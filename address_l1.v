==> flow/design.v <==
`timescale 1ns / 1ps
module address_l1(
  	input clk,
	input rst,
	input en,
	input [8:0] ht_sm,
	input [8:0] ht_lg,
	input [8:0] wt_sm,
	input [8:0] wt_lg,
	input [9:0] count,
	output [17:0] address_lg,
	output reg conv_done
    );
	wire [8:0] addrx, addry;
	reg [8:0] ADDRX, ADDRY;
	reg [8:0] OFFSET_X, OFFSET_Y;
	assign addrx = ADDRX + OFFSET_X;
	assign addry = ADDRY + OFFSET_Y;
	assign address_lg = addrx + addry*wt_lg;
	always@(posedge clk) begin
		if(rst) begin
			ADDRX <= 0;
			ADDRY <= 0;
			OFFSET_X <= 0;
			OFFSET_Y <= 0;
			conv_done <= 0;
		end
		else if(en) begin
			if(ADDRX < (wt_sm-1)) begin
				ADDRX <= ADDRX + 1;
				conv_done <= 0;
			end
			else begin
				ADDRX <= 0;
				if(ADDRY < (ht_sm-1)) begin
					ADDRY <= ADDRY + 1;
				end
				else begin
					ADDRY <= 0;
				end
			end
			if (count==(ht_sm*wt_sm-1)) begin
				if(OFFSET_X < (wt_lg-wt_sm)) begin
					OFFSET_X <= OFFSET_X + 1;
				end
				else begin
					OFFSET_X <= 0;
					if(OFFSET_Y < (ht_lg-ht_sm)) begin
						OFFSET_Y <= OFFSET_Y + 1;
					end
					else begin
						ADDRX <= 0;
						ADDRY <= 0;
						OFFSET_X <= 0;
						OFFSET_Y <= 0;
						conv_done <= 1;
					end
				end
			end
		end
	end
endmodule
# Tool chain data of address_l1
# The steps from the RTL of address_l1 to its reports follow in flow order.
# Lines are those of the file above, counted from 1.
# Operators carry their Yosys type and port widths (W data, S select, Z words).
# Cell names lack the library's common part.
# A cell with - has no value.
dict set report setup {
  top {address_l1}
  clock {clk}
  lib {sky130hd}
  pvt_corner {tt_025C_1v80}
}

# Word level
# Source: Yosys, flattened and elaborated, memories not mapped. Widths are those after wreduce. Registers that Yosys merges into a memory's read port (data or address) are not register bits. Print and check cells do not count. Equal cells are merged and count once.
dict set report word_totals {
  register_bits 37
  wordCells 42
  input_bits 49
  output_inout_bits 19
}
dict set report op_classes {
  eq_ne 1
  n_reduce_logical 2
  n_mul 2
  add_sub_neg 12
  n_mux 15
  n_cmp 4
  n_logic 1
}
# operator n
set ops {}
lappend ops {{$mul A9 B9 Y18} 2}
lappend ops {{$mux W9} 11}
lappend ops {{$lt A9 B32 Y1} 2}
lappend ops {{$add A9 B1 Y9 const B} 4}
lappend ops {{$eq A10 B32 Y1} 1}
lappend ops {{$sub A9 B1 Y10 const B} 2}
lappend ops {{$sub A18 B1 Y19 const B} 1}
lappend ops {{$add A9 B18 Y18} 1}
lappend ops {{$add A9 B9 Y9} 2}
lappend ops {{$sub A9 B9 Y9} 2}
lappend ops {{$lt A9 B9 Y1} 2}
lappend ops {{$mux W1} 4}
lappend ops {{$reduce_and A3 Y1} 1}
lappend ops {{$reduce_and A2 Y1} 1}
lappend ops {{$not A1 Y1} 1}

# Logic depth
# Longest topological path by Yosys (ltp), each cell counted once; first at word level (registers and memories cut), then after technology mapping (sequential cells cut; the memories' decode and read muxes count).
dict set report logic_depth {
  word_depth 7
  ABC_AREA 0
  mapped_depth 33
  ltp_nobuf 33
}

# Netlist
# Source: synth_stat.txt of the flow (Yosys; design flattened, memories mapped). It holds for the ABC_AREA given above (unset counts as 0); a run with the other value may have another netlist.
# The area totals of this step are shown rounded.
# cell_type n area_total_um2
set by_type {}
lappend by_type {fa_1 112 2242.15}
lappend by_type {ha_1 179 2.24E+03}
lappend by_type {dfxtp_1 37 740.71}
lappend by_type {inv_1 177 664.387}
lappend by_type {xnor2_1 59 516.746}
lappend by_type {nand2_1 126 472.954}
lappend by_type {and2_1 52 325.312}
lappend by_type {a21oi_1 59 295.283}
lappend by_type {o21ai_0 58 290.278}
lappend by_type {nor2_1 76 285.274}
lappend by_type {xor2_1 26 227.718}
lappend by_type {nand2b_1 20 125.12}
lappend by_type {nor3_1 25 125.12}
lappend by_type {nand3_1 22 110.106}
lappend by_type {clkbuf_1 28 105.101}
lappend by_type {a21o_1 13 97.594}
lappend by_type {o21a_1 12 90.086}
lappend by_type {o21bai_1 12 90.086}
# Not listed: further types 50, cells in them 152.
dict set report mapped {
  flip_flops 37
  seq_area_um2 740
  buffers 32
  synth_area_um2 10000
  stdcells 1245
}

# Worst setup path after synthesis
# Path of least setup slack by OpenSTA after synthesis, without wires, with an ideal clock, recovery checks aside; 20% of the period is set as input and as output delay. Where synthesis merged equal registers, the netlist keeps one of their names.
dict set report synth_timing {
  path_kind {input -> output}
  from {input port wt_lg[2]}
  to {output port address_lg[17]}
  n_path_buf 1
  arrival_ps 6879
  clock_period_ps 10300
  path_slack_ps 1361
  out_delay_ps 2060
  launch_ps 2060
  input_delay_ps 2060
  path_stages 22
  path_delay_ps 4819
  required_ps 8240
  period_less_setup_slack_ps 8939
}
# "path_delay_ps" = arrival - input delay + setup time.
# At an output port there is no setup time.
# "path_stages" counts driving pins, that of a launching flip-flop among them; a cell with two outputs on the path counts twice.
# "period_less_setup_slack_ps" = period - worst setup slack (recovery checks aside). The figure is calculated, with input and output delays left at 20% of the set period.
# The rows between start and end are the longest chain of elaborated cells between them; the timing report does not say that the signal goes this way. Where chains are equally long, one stands for them.
# Each line given opens the expression or statement behind the cell; cells for indexed reads and writes are added by Yosys, which also makes memories of some case tables.
dict set report synth_via {
  path_cell_list {clkbuf_1 nand2_1 fa_1 inv_1 fa_1 inv_1 fa_1 inv_1 fa_1 inv_1 fa_1 inv_1 ha_1 or3_1 o211ai_1 a31oi_1 and2_1 o21ai_0 nand2b_1 a21o_1 a21oi_1 xnor2_1}
  elab_chain_len 2
  cone_cells 2
  cone_lines 1
  cone_classes {add/sub (1); mul (1)}
}
# item line_no
set synth_lines {}
lappend synth_lines {{start: declaration} 9} ;# input [8:0] wt_lg,
lappend synth_lines {{$mul A9 B9 Y18} 19} ;# assign address_lg = addrx + addry*wt_lg;
lappend synth_lines {{$add A9 B18 Y18} 19}
lappend synth_lines {{end: declaration} 11} ;# output [17:0] address_lg,

# Timing after layout
# Path of least setup slack in the final report of run A (OpenROAD, finished layout, wires in). Where an end is a register, its clock arrival counts in the times.
# The report prints the path's times to 10 ps; the period is as set.
dict set report layout_timing {
  path_kind {input -> output}
  from {input port wt_lg[1]}
  to {output port address_lg[15]}
  n_path_buf 7
  path_slack_ps 1470
  required_ps 8400
  launch_ps 2100
  path_stages 26
  clock_period_ps 10500
  arrival_ps 6930
  input_delay_ps 2100
  out_delay_ps 2100
}
# The rows between start and end are the longest chain of elaborated cells between them; the timing report does not say that the signal goes this way. Where chains are equally long, one stands for them.
dict set report layout_via {
  path_cell_list {buf_8 buf_8 nand2_4 fa_1 inv_1 fa_1 inv_1 fa_1 inv_1 fa_1 inv_2 fa_1 inv_2 ha_4 or3_4 o211ai_1 buf_4 a31oi_4 and2_4 o21ai_2 nand2b_1 buf_4 buf_6 buf_6 xor2_1 buf_2}
  elab_chain_len 2
  cone_cells 2
  cone_lines 1
  cone_classes {add/sub (1); mul (1)}
}
# item line_no
set layout_lines {}
lappend layout_lines {{start: declaration} 9} ;# input [8:0] wt_lg,
lappend layout_lines {{$mul A9 B9 Y18} 19} ;# assign address_lg = addrx + addry*wt_lg;
lappend layout_lines {{$add A9 B18 Y18} 19}
lappend layout_lines {{end: declaration} 11} ;# output [17:0] address_lg,

; Top module address_l1; platform sky130hd; tools Yosys and OpenROAD; 2 stored runs in no particular order. Input and output delays are each 20% of the period that was set; the output load is 0.01 pF.
; By "timing.achieved_period_ps" is meant the clock period of the run minus its worst setup slack. This is arithmetic on one report: input and output delays are still those of the set period (20% each).
; "design_power_mw": no workload was simulated; the value follows from the tool's default switching activity.
; Values from the reports are rounded here.

[run A: settings]
period_ns = 10.5
CORE_UTILIZATION = 32
SETUP_SLACK_MARGIN = 2.65
PLACE_DENSITY_LB_ADDON = 0.12
CORE_MARGIN = 7
CELL_PAD_IN_SITES_GLOBAL_PLACEMENT = 1
ABC_AREA = 0
GPL_TIMING_DRIVEN = 0
CTS_CLUSTER_DIAMETER = 348
CAP_MARGIN = 25
SLEW_MARGIN = 0
MIN_ROUTING_LAYER = met2
[run A: results]
layout_utilization_pct = 42
die_area_um2 = 37000
synth_chip_area_um2 = 10000
final_cell_area_um2 = 13000
design_power_mw = 2.0
timing.achieved_period_ps = 9031
worstSetupSlack_ps = 1500
hold_ws_ps = 480

[run B: settings]
period_ns = 8.79
CORE_UTILIZATION = 52
SETUP_SLACK_MARGIN = 1.34
CORE_ASPECT_RATIO = 1.53
CELL_PAD_IN_SITES_GLOBAL_PLACEMENT = 2
CELL_PAD_IN_SITES_DETAIL_PLACEMENT = 1
TNS_END_PERCENT = 55
GPL_ROUTABILITY_DRIVEN = 1
CAP_MARGIN = 20
CORE_MARGIN = 2
SLEW_MARGIN = 20
[run B: results]
outcome = no results, routing failed with GRT-0232
