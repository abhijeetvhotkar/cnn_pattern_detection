==> flow/design.v <==
`timescale 1ns / 1ps
module address_l2(
	input clk,
	input rst,
	input en,
	input [8:0] ht_sm,
	input [8:0] ht_lg,
	input [8:0] wt_sm,
	input [8:0] wt_lg,
	input [9:0] count1,
	input [8:0] factor,
	output [17:0] address_lg,
	output reg conv_done
    );
	wire [8:0] addrx, addry;
	reg [8:0] ADDRX, ADDRY;
	reg [8:0] OFFSET_X1, OFFSET_Y1, OFFSET_X2, OFFSET_Y2;
	wire [9:0] limit1;
	wire [9:0] limit2;
	assign limit1 = ht_sm*wt_sm-1;
	assign limit2 = factor*factor-1;
	assign addrx = ADDRX + OFFSET_X1 + OFFSET_X2;
	assign addry = ADDRY + OFFSET_Y1 + OFFSET_Y2;
	assign address_lg = addrx + addry*wt_lg;
	reg [9:0] count2;
	always @(posedge clk) begin
		if (rst) begin
			count2 <= 0;
		end
		else if (en) begin
			if(count1 == limit1) begin
				if(count2 < limit2) begin
					count2 <= count2 + 1;
				end
				else 
					count2 <= 0;
			end
		end
	end
	always@(posedge clk) begin
		if(rst) begin
			ADDRX <= 0;
			ADDRY <= 0;
			OFFSET_X1 <= 0;
			OFFSET_Y1 <= 0;
			OFFSET_X2 <= 0;
			OFFSET_Y2 <= 0;
			conv_done <= 0; 
		end
		else if(en) begin
			if(ADDRX < (wt_sm-1)) begin
				ADDRX <= ADDRX + 1;
				conv_done <= 0;
			end
			else begin
				ADDRX <= 0;
				if(ADDRY < (ht_sm-1)) begin
					ADDRY <= ADDRY + 1;
				end
				else begin
					ADDRY <= 0;
				end
			end
			if (count1==limit1) begin
				if(OFFSET_X1 < factor-1) begin
					OFFSET_X1 <= OFFSET_X1 + 1;
				end
				else begin
					OFFSET_X1 <= 0;
					if(OFFSET_Y1 < factor-1) begin
						OFFSET_Y1 <= OFFSET_Y1 + 1;
					end
					else begin
						OFFSET_X1 <= 0;
						OFFSET_Y1 <= 0;
					end
				end
				if (count2==limit2) begin
					if(OFFSET_X2 < (wt_lg-wt_sm-factor*2+1)) begin
						OFFSET_X2 <= OFFSET_X2 + factor;
					end
					else begin
						OFFSET_X2 <= 0;
						if(OFFSET_Y2 < (ht_lg-ht_sm-factor*2+1)) begin
							OFFSET_Y2 <= OFFSET_Y2 + factor;
						end
						else begin
							ADDRX <= 0;
							ADDRY <= 0;
							OFFSET_X1 <= 0;
							OFFSET_Y1 <= 0;
							OFFSET_Y2 <= 0;
							conv_done <= 1;
						end
					end
				end
			end
		end
	end
endmodule
---- From RTL to reports: address_l2 ----
The steps from the RTL of address_l2 to its reports follow in flow order.
Lines are those of the file above, counted from 1.
Operators: Yosys type, input widths -> output width; for muxes data width and select width s.
The mark -- stands for no value.
inputs
  design top .............................. address_l2
  clock port .............................. clk
  standard-cell library ................... sky130hd
  library corner .......................... tt_025C_1v80

---- Elaborated design ----
Yosys after proc, flatten, opt, wreduce and memory -nomap, before mapping. Enables and synchronous resets that opt folds into registers are not counted as muxes. Memory bits, and registers merged into a memory's read port (data or address), are not among the register bits. Print and check cells are not counted. Equal cells are merged and count once.
operators by class
  equal/unequal tests ..................... 2
  add/subtract/negate cells ............... 23
  reductions and logical operators ........ 3
  multiply operators ...................... 3
  magnitude comparators ................... 7
  multiplexer cells ....................... 28
  bitwise operators ....................... 1
operator list
  kind                   number
  $mux 9                 22
  $lt 9x32->1            6
  $mul 9x9->10           2
  $mul 9x9->18           1
  $add 9x9->9            6
  $add 9x1->9 const B    4
  $sub 9x1->10 const B   3
  $add 12x2->13 const B  2
  $sub 10x11->12         2
  $sub 10x1->10 const B  2
  $eq 10x10->1           2
  $sub 9x9->10           2
  $add 9x18->18          1
  $add 10x1->10 const B  1
  $lt 10x10->1           1
  $mux 10                1
  $mux 1                 5
  $reduce_and 4->1       1
  $reduce_and 3->1       1
  $reduce_and 2->1       1
  $not 1->1              1
storage and ports
  bits in registers ....................... 65
  output and inout port bits .............. 19

---- Logic depth ----
Longest topological path by Yosys (ltp), each cell counted once; first at word level (registers and memories cut), then after technology mapping (sequential cells cut; the memories' decode and read muxes count).
depth
  word-level depth ........................ 8
  ABC_AREA ................................ 0
  mapped depth ............................ 31

---- Netlist ----
The flow's flattened synthesis, as Yosys stat reports it; memories are mapped. The netlist is that of the ABC_AREA named above (0 if unset); the other value can give another one.
Totals and module areas in this step are rounded.
cell types
  cell                       number  area in all (um^2)
  sky130_fd_sc_hd__ha_1      243     3.04E+03
  sky130_fd_sc_hd__fa_1      131     2.62E+03
  sky130_fd_sc_hd__dfxtp_1   65      1.3E+03
  sky130_fd_sc_hd__xnor2_1   105     919.632
  sky130_fd_sc_hd__inv_1     225     844.56
  sky130_fd_sc_hd__nor2_1    131     491.722
  sky130_fd_sc_hd__a21oi_1   91      455.437
  sky130_fd_sc_hd__nand2_1   108     405.389
  sky130_fd_sc_hd__xor2_1    43      376.611
  sky130_fd_sc_hd__and2_1    47      294.032
  sky130_fd_sc_hd__nand3_1   38      190.182
  sky130_fd_sc_hd__o21ai_0   38      190.182
  sky130_fd_sc_hd__a21o_1    23      172.666
  sky130_fd_sc_hd__nor3_1    34      170.163
  sky130_fd_sc_hd__mux2i_1   14      140.134
  sky130_fd_sc_hd__nand2b_1  21      131.376
  sky130_fd_sc_hd__o21bai_1  16      120.115
  sky130_fd_sc_hd__nand4_1   18      112.608
Other cell types: 64; their cells: 226.
mapped netlist
  flip-flop cells ......................... 65
  sequential part of the area ............. 1300 um^2
  buffers ................................. 22
  mapped cells ............................ 1617
  synthesis area .......................... 13700 um^2

---- Worst setup path after synthesis ----
Source: OpenSTA report_checks on the synthesized netlist (no wires, ideal clock, input and output delay 20% of the period each), path of least setup slack; recovery checks are left aside. Register names are those of the netlist, which keeps one name where synthesis merged equal registers.
timing post-synthesis
  path kind ............................... register to output
  from .................................... reg OFFSET_Y1[1]
  to ...................................... out address_lg[16]
  driving pins on the path ................ 29
  setup slack ............................. 1154 ps
  output delay ............................ 2020 ps
  period .................................. 10100 ps
  arrival time ............................ 6926 ps
  path delay .............................. 6926 ps
  buffers on the path ..................... 0
  synthesis period reached ................ 8946 ps
"path delay" is the arrival time less input delay plus setup time.
At an output port there is no setup time.
"driving pins on the path" counts driving pins, that of a launching flip-flop among them; a cell with two outputs on the path counts twice.
"synthesis period reached" = period - worst setup slack (recovery checks aside). The figure is calculated, with input and output delays left at 20% of the set period.
Between the ends stands the longest chain of elaborated cells between them, by number of cells; it is not shown to be the way that was timed. Of several equally long chains one is given.
A line is the first line of the expression or statement that the cell stems from. Yosys adds cells for indexed reads and writes and turns some case tables into memories.
At most two assigning lines are given for a register; there are more.
between the ends, post-synthesis
  cells stage by stage .................... sky130_fd_sc_hd__dfxtp_1 > sky130_fd_sc_hd__inv_1 > sky130_fd_sc_hd__fa_1 > sky130_fd_sc_hd__inv_1 > sky130_fd_sc_hd__ha_1 > sky130_fd_sc_hd__a21o_1 > sky130_fd_sc_hd__a21oi_1 > sky130_fd_sc_hd__o21bai_1 > sky130_fd_sc_hd__a21oi_1 > sky130_fd_sc_hd__nor2b_1 > sky130_fd_sc_hd__o21ai_0 > sky130_fd_sc_hd__nand2b_1 > sky130_fd_sc_hd__xnor2_1 > sky130_fd_sc_hd__nand2_1 > sky130_fd_sc_hd__fa_1 > sky130_fd_sc_hd__inv_1 > sky130_fd_sc_hd__fa_1 > sky130_fd_sc_hd__fa_1 > sky130_fd_sc_hd__fa_1 > sky130_fd_sc_hd__inv_1 > sky130_fd_sc_hd__fa_1 > sky130_fd_sc_hd__inv_1 > sky130_fd_sc_hd__ha_1 > sky130_fd_sc_hd__and3_1 > sky130_fd_sc_hd__a21oi_1 > sky130_fd_sc_hd__a311oi_1 > sky130_fd_sc_hd__o21a_1 > sky130_fd_sc_hd__o21a_1 > sky130_fd_sc_hd__o311ai_0
  cells in the longest elaborated chain ... 4
  elaborated cells between the ends (all ways) .. 4
  source lines of those cells ............. 2
  classes of those cells .................. add/sub: 3; mul: 1
ends and longest elaborated chain, post-synthesis
  element                   line  text
  start, declared           17    reg [8:0] OFFSET_X1, OFFSET_Y1, OFFSET_X2, OFFSET_Y2;
  start, assigned           45    OFFSET_Y1 <= 0;
  start, assigned           71    OFFSET_Y1 <= OFFSET_Y1 + 1;
  $add 9x9->9 (2 in a row)  23    assign addry = ADDRY + OFFSET_Y1 + OFFSET_Y2;
  $mul 9x9->18              24    assign address_lg = addrx + addry*wt_lg;
  $add 9x18->18             24
  end, declared             12    output [17:0] address_lg,

---- Worst path after layout ----
Path of least setup slack in the final report of entry A (OpenROAD, finished layout, wires in). Where an end is a register, its clock arrival counts in the times.
The report prints the path's times to 10 ps; the period is as set.
timing after layout
  path kind ............................... register to output
  from .................................... reg ADDRY[1]
  to ...................................... out address_lg[15]
  output delay ............................ 1900 ps
  arrival time ............................ 7290 ps
  driving pins on the path ................ 34
  setup slack ............................. 300 ps
  period .................................. 9480 ps
  buffers on the path ..................... 2
Between the ends stands the longest chain of elaborated cells between them, by number of cells; it is not shown to be the way that was timed. Of several equally long chains one is given.
At most two assigning lines are given for a register; there are more.
between the ends, after layout
  cells stage by stage .................... sky130_fd_sc_hd__dfxtp_2 > sky130_fd_sc_hd__inv_1 > sky130_fd_sc_hd__fa_1 > sky130_fd_sc_hd__inv_1 > sky130_fd_sc_hd__ha_1 > sky130_fd_sc_hd__inv_1 > sky130_fd_sc_hd__fa_1 > sky130_fd_sc_hd__inv_1 > sky130_fd_sc_hd__a21o_1 > sky130_fd_sc_hd__a21oi_2 > sky130_fd_sc_hd__o21bai_1 > sky130_fd_sc_hd__a21oi_1 > sky130_fd_sc_hd__xnor2_1 > sky130_fd_sc_hd__buf_4 > sky130_fd_sc_hd__nand2_1 > sky130_fd_sc_hd__fa_1 > sky130_fd_sc_hd__inv_1 > sky130_fd_sc_hd__fa_1 > sky130_fd_sc_hd__inv_1 > sky130_fd_sc_hd__fa_1 > sky130_fd_sc_hd__inv_1 > sky130_fd_sc_hd__fa_1 > sky130_fd_sc_hd__inv_1 > sky130_fd_sc_hd__fa_1 > sky130_fd_sc_hd__inv_1 > sky130_fd_sc_hd__ha_4 > sky130_fd_sc_hd__a21oi_2 > sky130_fd_sc_hd__a21oi_2 > sky130_fd_sc_hd__nand4_1 > sky130_fd_sc_hd__a31oi_1 > sky130_fd_sc_hd__and2_1 > sky130_fd_sc_hd__o21ai_0 > sky130_fd_sc_hd__a221oi_1 > sky130_fd_sc_hd__clkbuf_2
  cells in the longest elaborated chain ... 4
  elaborated cells between the ends (all ways) .. 4
  source lines of those cells ............. 2
  classes of those cells .................. add/sub: 3; mul: 1
ends and longest elaborated chain, after layout
  element                   line  text
  start, declared           16    reg [8:0] ADDRX, ADDRY;
  start, assigned           43    ADDRY <= 0;
  start, assigned           58    ADDRY <= ADDRY + 1;
  $add 9x9->9 (2 in a row)  23    assign addry = ADDRY + OFFSET_Y1 + OFFSET_Y2;
  $mul 9x9->18              24    assign address_lg = addrx + addry*wt_lg;
  $add 9x18->18             24
  end, declared             12    output [17:0] address_lg,

FLOW RESULTS
============

Measured data: module address_l2, platform sky130hd, 2 stored runs of the flow under differing settings, order arbitrary. Input and output delays are each 20% of the period that was set; the output load is 0.01 pF.
By "achieved clock period" is meant the clock period of the run minus its worst setup slack. This is arithmetic on one report: input and output delays are still those of the set period (20% each).
"critical setup path time" = time allowed to the worst setup path (clock period - input delay - output delay, where it has them) - its slack; a late launch clock adds to it, a late capture clock takes from it.
"total power after layout" is the tool's figure for a default switching activity; nothing was simulated.
"critical setup path time" is given in steps of 10 ps.
Values from the reports are rounded here.

======== entry A ========
==> flow/run.sh <==
#!/bin/bash
# the make line also repeats the synthesis and layout settings of config.mk as NAME=value (left out here)
make -C /OpenROAD-flow-scripts/flow DESIGN_CONFIG=/design/flow/config.mk WORK_HOME=/design/flow/orfs CLKGATE_MAP_FILE= finish
==> flow/config.mk <==
export PLATFORM = sky130hd
export DESIGN_NAME = address_l2
export DESIGN_NICKNAME = address_l2
export VERILOG_FILES = /design/flow/design.v
export SDC_FILE = /design/flow/constraint.sdc
export NUM_CORES = 4
export LEC_CHECK = 0
export CAP_MARGIN = 20
export CORE_MARGIN = 2
export CORE_UTILIZATION = 27
export SLEW_MARGIN = 20
==> flow/constraint.sdc <==
create_clock -name core_clock -period 9.48 [get_ports {clk}]
set_input_delay 1.8960 -clock core_clock [delete_from_list [all_inputs] [get_ports {clk}]]
set_output_delay 1.8960 -clock core_clock [all_outputs]
set_load 0.01 [all_outputs]

-------- measured, entry A --------
  netlist area reported by Yosys .......... 13700 um^2
  die size ................................ 52400 um^2
  standard-cell area after layout ......... 15900 um^2
  utilization ............................. 0.318
  worst setup slack after layout .......... 298 ps
  summed negative setup slack ............. 0 ps
  lowest hold slack ....................... 529 ps
  total power after layout ................ 1820 µW
  achieved clock period ................... 9182 ps
  critical setup path time ................ 7290 ps
  class of the worst setup path ........... register to output

======== entry B ========
==> flow/run.sh <==
#!/bin/bash
# the make line also repeats the synthesis and layout settings of config.mk as NAME=value (left out here)
make -C /OpenROAD-flow-scripts/flow DESIGN_CONFIG=/design/flow/config.mk WORK_HOME=/design/flow/orfs CLKGATE_MAP_FILE= finish
==> flow/config.mk <==
export PLATFORM = sky130hd
export DESIGN_NAME = address_l2
export DESIGN_NICKNAME = address_l2
export VERILOG_FILES = /design/flow/design.v
export SDC_FILE = /design/flow/constraint.sdc
export NUM_CORES = 4
export LEC_CHECK = 0
export CAP_MARGIN = 20
export CELL_PAD_IN_SITES_DETAIL_PLACEMENT = 1
export CORE_MARGIN = 7
export CORE_UTILIZATION = 53
export CTS_CLUSTER_DIAMETER = 240
export GPL_ROUTABILITY_DRIVEN = 0
export PLACE_DENSITY = 0.44
export SLEW_MARGIN = 35
export TNS_END_PERCENT = 25
==> flow/constraint.sdc <==
create_clock -name core_clock -period 7.75 [get_ports {clk}]
set_input_delay 1.5500 -clock core_clock [delete_from_list [all_inputs] [get_ports {clk}]]
set_output_delay 1.5500 -clock core_clock [all_outputs]
set_load 0.01 [all_outputs]

-------- measured, entry B --------
  netlist area reported by Yosys .......... 13700 um^2
  die size ................................ 30500 um^2
  standard-cell area after layout ......... 16700 um^2
  utilization ............................. 0.66
  worst setup slack after layout .......... -993 ps
  summed negative setup slack ............. -6840 ps
  lowest hold slack ....................... 553 ps
  total power after layout ................ 2370 µW
  achieved clock period ................... 8743 ps
  critical setup path time ................ 7190 ps
  class of the worst setup path ........... register to output
