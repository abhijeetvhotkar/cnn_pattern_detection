==> flow/design.v <==
`timescale 1ns / 1ps
module convolution(
  	input clk,
	input signed [8:0] in1,  
	input signed [8:0] in2,
	input [8:0] height,
	input [8:0] width,
	input rst,
	input en,
	input clear,
	output reg [20:0] out,
	output reg done
    );
	reg signed [26:0] data;
	reg [9:0] counter;
	always@(posedge clk) begin
		if(rst || clear)
			counter <= 0;
		else if(en) begin
			if(counter < (height*width)) begin
				counter <= counter + 1;
			end
			else begin
				counter <= 1;
			end
		end
	end
	always@(posedge clk) begin
		if(rst || clear) begin
			data <= 0;
			done <= 0;
		end
		else if(en) begin
			if(counter < (height*width)) begin
				data <= data + in1*in2;
				done <= 0;
			end
			else begin
				if(data > 1048575)
					out <= 1048575;
				else if (data < -1048576) 
					out <= -1048576;
				else
					out <= data; 
				data <= in1*in2;
				done <= 1; 
			end
		end
	end
endmodule
# Reports on convolution
# What the tools print for convolution, step after step.
# Line numbers count from 1 in the design file above.
# Operators carry their Yosys type and port widths (W data, S select, Z words).
# Library cell names are shortened.
# Not given: --
[inputs]
design = "convolution"
clock_port = "clk"
library = "sky130hd"
lib_corner = "tt_025C_1v80"

# After elaboration
# Yosys after proc, flatten, opt, wreduce and memory -nomap, before mapping. Enables and synchronous resets that opt folds into registers are not counted as muxes. Memory bits, and registers merged into a memory's read port (data or address), are not among the register bits. Print and check cells are not counted. Equal cells are merged and count once.
[word_totals]
ff_bits = 59
input_bits = 40
elab_cells = 19
[classes]
addsub = 2
multipliers = 2
cmp = 3
n_mux = 4
bitwise = 2
reduce_and_logical = 2
[ops]
columns = ["cell", "count"]
rows = [
  ["$mul A9 B9 Y18", 1],
  ["$mul A9 B9 Y10", 1],
  ["$gt A27 B21 Y1 const B", 1],
  ["$lt A27 B21 Y1 const B", 1],
  ["$add A27 B27 Y27", 1],
  ["$mux W27", 1],
  ["$mux W21", 1],
  ["$add A10 B1 Y10 const B", 1],
  ["$lt A10 B10 Y1", 1],
  ["$mux W10", 1],
  ["$reduce_and A3 Y1", 1],
  ["$not A1 Y1", 2],
  ["$logic_or A1 B1 Y1", 1],
  ["$mux W1", 1],
]

# Depth
# Depth = most cells in a row (Yosys ltp): at word level without a register or memory, in the mapped netlist without a sequential cell, where the memories' decode and read muxes count.
[logic_depth]
depth_word = 4
abc_area = 0
ltp_mapped = 30

# Mapped cells and area
# Yosys stat after the flow's synthesis: flattened, memories mapped to cells. It holds for the ABC_AREA given above (unset counts as 0); a run with the other value may have another netlist.
# Totals and module areas in this step are rounded.
[mapped]
cells = 917
mapped_area_um2 = 8200
flip_flops = 59
[types]
columns = ["cell", "count", "area_total_um2"]
rows = [
  ["fa_1", 96, 1.92E+03],
  ["ha_1", 95, 1188.64],
  ["dfxtp_1", 38, 760.73],
  ["edfxtp_1", 21, 630.605],
  ["inv_1", 121, 454.186],
  ["xnor2_1", 41, 359.094],
  ["and2_1", 57, 356.592],
  ["nand2_1", 95, 356.592],
  ["a21o_1", 36, 270.259],
  ["a21oi_1", 49, 245.235],
  ["xor2_1", 23, 201.443],
  ["o21ai_0", 40, 200.192],
  ["nor2_1", 45, 168.912],
  ["mux2i_1", 15, 150.144],
  ["a211oi_1", 12, 90.086],
  ["clkbuf_1", 22, 82.579],
  ["nor2b_1", 12, 75.072],
  ["nand4_1", 9, 56.304],
]
# Not listed: further types 38, cells in them 90.

# Timing after synthesis
# Source: OpenSTA report_checks on the synthesized netlist (no wires, ideal clock, input and output delay 20% of the period each), path of least setup slack; recovery checks are left aside. Register names are those of the netlist, which keeps one name where synthesis merged equal registers.
[synth_path]
path_kind = "input -> register"
start = "in in2[1]"
end = "reg data[26]"
period_ps = 7890
input_delay_ps = 1578
setup_time_ps = 133
arrival_time_ps = 7717
required_ps = 7757
slack_ps = 40
delay_ps = 6272
driving_pins = 25
n_path_buf = 1
period_less_setup_slack_ps = 7850
# "delay_ps" = arrival - input delay + setup time.
# "driving_pins": output pins that drive a net of the path, with the launching flip-flop's if there is one; two outputs of one cell count as two.
# "period_less_setup_slack_ps" = period - worst setup slack (recovery checks aside). The figure is calculated, with input and output delays left at 20% of the set period.
# The rows between start and end are the longest chain of elaborated cells between them; the timing report does not say that the signal goes this way. Where chains are equally long, one stands for them.
# A line is the first line of the expression or statement that the cell stems from. Yosys adds cells for indexed reads and writes and turns some case tables into memories.
# At most two assigning lines are given for a register; there are more.
[synth_between]
cell_sequence = "clkbuf_1 and2_1 fa_1 inv_1 fa_1 inv_1 fa_1 fa_1 ha_1 ha_1 or3_1 o21ai_0 a21oi_1 a211oi_2 a21oi_1 xnor2_1 inv_1 ha_1 o41ai_1 nand3b_1 o211ai_1 o21ai_1 and3_1 o21ai_0 a31oi_1"
elab_chain_len = 3
cells_between = 3
[synth_lines]
columns = ["element", "line", "source"]
rows = [
  ["start, declared", 5, "input signed [8:0] in2,"],
  ["$mul A9 B9 Y18", 35, "data <= data + in1*in2;"],
  ["$add A27 B27 Y27", 35, ""],
  ["$mux W27", 34, "if(counter < (height*width)) begin"],
  ["end, assigned", 35, ""],
  ["end, assigned", 45, "data <= in1*in2;"],
  ["end, declared", 14, "reg signed [26:0] data;"],
]

# Worst path after layout
# From the final timing report of run 1: the path of least setup slack in the routed layout; clock arrival at registers is part of the times.
# The path's times are printed in steps of 10 ps; the period is the one set.
[layout_path]
path_kind = "input -> register"
start = "in in2[7]"
end = "reg data[24]"
period_ps = 5630
input_delay_ps = 1130
setup_time_ps = 60
arrival_time_ps = 8110
required_ps = 5930
slack_ps = -2180
driving_pins = 27
n_path_buf = 5
# The rows between start and end are the longest chain of elaborated cells between them; the timing report does not say that the signal goes this way. Where chains are equally long, one stands for them.
# At most two assigning lines are given for a register; there are more.
[layout_between]
cell_sequence = "buf_2 nand2_2 fa_1 fa_1 inv_1 fa_1 fa_1 fa_2 ha_4 buf_4 inv_1 o21a_1 buf_4 o311ai_4 a21o_1 a21oi_4 xnor2_4 ha_4 buf_4 nand4_1 a211oi_4 o211ai_1 buf_4 a21oi_2 mux2i_1 o221ai_1 nor2_1"
elab_chain_len = 3
cells_between = 3
[layout_lines]
columns = ["element", "line", "source"]
rows = [
  ["start, declared", 5, "input signed [8:0] in2,"],
  ["$mul A9 B9 Y18", 35, "data <= data + in1*in2;"],
  ["$add A27 B27 Y27", 35, ""],
  ["$mux W27", 34, "if(counter < (height*width)) begin"],
  ["end, assigned", 35, ""],
  ["end, assigned", 45, "data <= in1*in2;"],
  ["end, declared", 14, "reg signed [26:0] data;"],
]

# Settings and measured results of 2 stored flow runs for module convolution (sky130hd), not sorted in any way. The constraints put input and output delay at 20% of the set period each and load the outputs with 0.01 pF.
# "achievedPeriod_ps" means the clock period less the worst setup slack. The figure is calculated, with input and output delays left at 20% of the set period.
# "worst_path_ps": the worst setup path's part of the clock period (all of it between registers, 20% less for each end at a port) less its slack. A launch clock that arrives late makes it longer, a capture clock that arrives late makes it shorter.
# "worst_path_ps" is given in steps of 10 ps.
# Results are given in rounded form.

[[run]]
name = "run 1"
[run.settings]
period_ns = 5.63
CORE_UTILIZATION = 64
CELL_PAD_IN_SITES_DETAIL_PLACEMENT = 0
TNS_END_PERCENT = 35
GPL_TIMING_DRIVEN = 1
CTS_CLUSTER_DIAMETER = 113
SLEW_MARGIN = 40
CAP_MARGIN = 20
CORE_MARGIN = 2
[run.results]
synth_area_um2 = 8200
die_footprint_um2 = 14000
post_route_stdcell_area_um2 = 12000
worstSetupSlack_ps = -2200
achievedPeriod_ps = 7814
worst_path_ps = 6690
worst_setup_path_type = "input -> register"

[[run]]
name = "run 2"
[run.settings]
period_ns = 4.87
CAP_MARGIN = 20
CORE_MARGIN = 2
CORE_UTILIZATION = 40
SLEW_MARGIN = 20
[run.results]
synth_area_um2 = 8200
die_footprint_um2 = 22000
post_route_stdcell_area_um2 = 13000
worstSetupSlack_ps = -1700
achievedPeriod_ps = 6604
worst_path_ps = 5630
worst_setup_path_type = "input -> register"
